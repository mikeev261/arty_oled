==> flow/design.v <==
`timescale 1ns / 1ps
module debounce (
  sclk,
  resetn,
  signal_in, 
  signal_out
  );
  parameter WIDTH = 1;
  input sclk;
  input resetn;
  input [WIDTH-1:0] signal_in;
  output logic [WIDTH-1:0] signal_out;
  logic [WIDTH-1:0] signal_1d; 
  logic [WIDTH-1:0] signal_2d;
  always_ff @(posedge sclk) begin
    if(!resetn) begin
      signal_1d <= 'd0;
      signal_2d <= 'd0;
    end 
    else begin
      signal_1d <= signal_in;
      signal_2d <= signal_1d; 
    end   
  end
  logic [10:0] counter; 
  always_ff @(posedge sclk) begin
    if(!resetn) counter <= 'd0;
    else counter <= counter + 1'b1; 
  end
  wire sample = counter == 2000; 
  logic state[WIDTH];
  logic next_state[WIDTH]; 
  always_comb begin
    for(int i=0; i<WIDTH; i++) begin
      case(state[i])
        1'b0: begin 
          if(signal_2d[i]) next_state[i] = 1'b1; 
          else next_state[i] = 1'b0;
        end  
        1'b1: begin
          if(!signal_2d[i]) next_state[i] = 1'b0; 
          else next_state[i] = 1'b1; 
        end
      endcase
    end
  end
  always_ff @(posedge sclk) begin
    for(int i=0; i<WIDTH; i++) begin
      if(!resetn) state[i] <= 1'b0; 
      else if(sample) state[i] <= next_state[i];   
    end
  end
  always_comb begin
    for(int i=0; i<WIDTH; i++) begin
      signal_out[i] = state[i] == 1'b1; 
    end
  end   
endmodule
### Tool chain data of debounce

The steps from the RTL of debounce to its reports follow in flow order.
Lines are those of the file above, counted from 1.
Library cell names are shortened.
Not given: --

| set-up | value |
|---|---|
| top module | debounce |
| clock input | sclk |
| library | sky130hd |
| corner | tt_025C_1v80 |

### Elaborated design

Yosys after proc, flatten, opt, wreduce and memory -nomap, before mapping. Enables and synchronous resets that opt folds into registers are not counted as muxes. Print and check cells are not counted. Equal cells are merged and count once.

| operators by class | value |
|---|---|
| $add $sub $neg | 1 |
| multipliers | 0 |
| div/mod/pow operators | 0 |
| $lt $le $gt $ge | 0 |
| equal/unequal tests | 1 |
| shift-type cells | 0 |
| multiplexer cells | 1 |
| bitwise operators | 0 |
| reductions and logical operators | 0 |

Operators with widths:

| operator | count |
|---|---|
| adder 11 x 1 -> 11 bit (second input constant) | 1 |
| == test 11 bit (second input constant) | 1 |
| 2-to-1 mux 1 bit | 1 |

| storage and ports | value |
|---|---|
| register bits after elaboration | 14 |
| latch bits | 0 |
| memory bits (writable) | 0 |
| memory bits (read-only) | 0 |
| word width x clocked read ports | 0 |
| memories | 0 |
| output and inout bits | 1 |

### Logic depth

Depth = most cells in a row (Yosys ltp): at word level without a register or memory, in the mapped netlist without a sequential cell, where the memories' decode and read muxes count.

| depth | value |
|---|---|
| depth after elaboration | 1 |
| ABC_AREA | 0 |
| depth in mapped cells | 5 |

### Synthesis result

Source: synth_stat.txt of the flow (Yosys; design flattened, memories mapped). It holds for the ABC_AREA given above (unset counts as 0); a run with the other value may have another netlist.
Totals and module areas in this step are rounded.

| mapped netlist | value |
|---|---|
| standard cells after synthesis | 62 |
| synthesis area | 593 µm² |
| sequential area | 280 µm² |
| flip-flops | 14 |

Cell types:

| type | count | area in all (µm²) |
|---|---|---|
| dfxtp_1 | 14 | 280.269 |
| nand3_4 | 2 | 35.034 |
| a21oi_1 | 6 | 30.029 |
| o31ai_1 | 4 | 30.029 |
| or4_1 | 4 | 30.029 |
| ha_1 | 2 | 25.024 |
| nand2_1 | 6 | 22.522 |
| and2_1 | 3 | 18.768 |
| xor2_1 | 2 | 17.517 |
| nor2_1 | 4 | 15.014 |
| inv_1 | 3 | 11.261 |
| mux2i_1 | 1 | 10.01 |
| nand3_1 | 2 | 10.01 |
| o21ai_0 | 2 | 10.01 |
| or4b_1 | 1 | 10.01 |
| xnor2_1 | 1 | 8.758 |
| or3_2 | 1 | 7.507 |
| nand4_1 | 1 | 6.256 |

Not listed: further types 3, cells in them 3.

### Timing after synthesis

Source: OpenSTA report_checks on the synthesized netlist (no wires, ideal clock, input and output delay 20% of the period each), path of least setup slack; recovery checks are left aside. Register names are those of the netlist, which keeps one name where synthesis merged equal registers.

| path after synthesis | value |
|---|---|
| kind | register to register |
| start point | register counter[0] |
| end point | register counter[10] |
| period | 1.66 ns |
| setup time | 0.072 ns |
| launch time at the first pin | 0.000 ns |
| data arrival time | 1.300 ns |
| path slack | 0.288 ns |
| path delay | 1.372 ns |
| stages on the path | 5 |
| buffers on the path | 0 |
| synthesis period reached | 1.372 ns |

"path delay" is the arrival time less input delay plus setup time.
"stages on the path" counts driving pins, that of a launching flip-flop among them; a cell with two outputs on the path counts twice.
"synthesis period reached" is the clock period less the worst setup slack; recovery checks do not enter. This is arithmetic on one report: input and output delays are still those of the set period (20% each).
Between the ends stands the longest chain of elaborated cells between them, by number of cells; it is not shown to be the way that was timed. Of several equally long chains one is given.
A line is the first line of the expression or statement that the cell stems from. Yosys adds cells for indexed reads and writes and turns some case tables into memories.

| on the way, after synthesis | value |
|---|---|
| cell sequence | dfxtp_1 ha_1 nand2_1 or4_1 a21oi_1 |
| length of the longest elaborated chain | 1 |
| elaborated cells between the ends (all ways) | 1 |

RTL lines, path after synthesis:

| what | RTL line | RTL |
|---|---|---|
| start, declared | 25 | `logic [10:0] counter;` |
| start, assigned | 27 | `if(!resetn) counter <= 'd0;` |
| start, assigned | 28 | `else counter <= counter + 1'b1;` |
| adder 11 x 1 -> 11 bit | 28 |  |
| end, assigned | 27 |  |
| end, assigned | 28 |  |
| end, declared | 25 |  |

### Path in the finished layout

Path of least setup slack in the final report of job 2 (OpenROAD, finished layout, wires in). Where an end is a register, its clock arrival counts in the times.

| path post-layout | value |
|---|---|
| kind | register to output |
| start point | register state[0] |
| end point | output port signal_out[0] |
| period | 1.98 ns |
| output delay | 0.40 ns |
| launch time at the first pin | 0.27 ns |
| data arrival time | 1.13 ns |
| path slack | 0.45 ns |
| stages on the path | 2 |
| buffers on the path | 1 |

| on the way, post-layout | value |
|---|---|
| cell sequence | dfxtp_1 clkdlybuf4s50_1 |
| length of the longest elaborated chain | 0 |
| elaborated cells between the ends (all ways) | 0 |

RTL lines, path post-layout:

| what | RTL line | RTL |
|---|---|---|
| start, declared | 31 | `logic state[WIDTH];` |
| start, assigned | 49 | `if(!resetn) state[i] <= 1'b0;` |
| start, assigned | 50 | `else if(sample) state[i] <= next_state[i];` |
| end, declared | 12 | `output logic [WIDTH-1:0] signal_out;` |

Hand-over note for debounce

debounce through Yosys and OpenROAD on sky130hd: 2 stored runs, unordered, with their settings and measured results. The constraints put input and output delay at 20% of the set period each and load the outputs with 0.01 pF.
"clock period achieved": clock period set for the run, less the worst setup slack. It is reckoned from that one timing run; input and output delays stay at 20% of the period that was set.
"total power of the final layout": no workload was simulated; the value follows from the tool's default switching activity.
The measured numbers are rounded.
A setting shown as - is not set for that run.
A result given as - is not shown for that run.

| run name | period_ns | CORE_UTILIZATION | SETUP_SLACK_MARGIN | PLACE_DENSITY_LB_ADDON | CELL_PAD_IN_SITES_DETAIL_PLACEMENT | GPL_TIMING_DRIVEN | GPL_ROUTABILITY_DRIVEN | CTS_CLUSTER_SIZE | CTS_CLUSTER_DIAMETER | MIN_ROUTING_LAYER | CAP_MARGIN | CORE_MARGIN | SLEW_MARGIN | CORE_ASPECT_RATIO | TNS_END_PERCENT | ABC_AREA | post-synthesis cell area (µm²) | full die area (µm²) | clock period achieved (ns) | utilization after layout | summed negative setup slack (ns) | total power of the final layout (uW) | worst hold slack in the final report (ns) | setup slack of the critical path (ns) |
|---|---|---|---|---|---|---|---|---|---|---|---|---|---|---|---|---|---|---|---|---|---|---|---|---|
| job 1 | 1.28 | 58 | 0.19 | 0.25 | 2 | 1 | 1 | 94 | 209 | met2 | 20 | 2 | 20 | - | - | - | - | - | - | - | - | - | - | - |
| job 2 | 1.98 | 32 | 0.12 | 0.24 | - | - | - | 44 | 133 | - | 20 | 2 | 20 | 0.53 | 100 | 0 | 593 | 2,230 | 1.528 | 0.396 | 0.000 | 521 | 0.443 | 0.452 |

Job 1: incomplete, placement halted on DPL-0033

End of note.
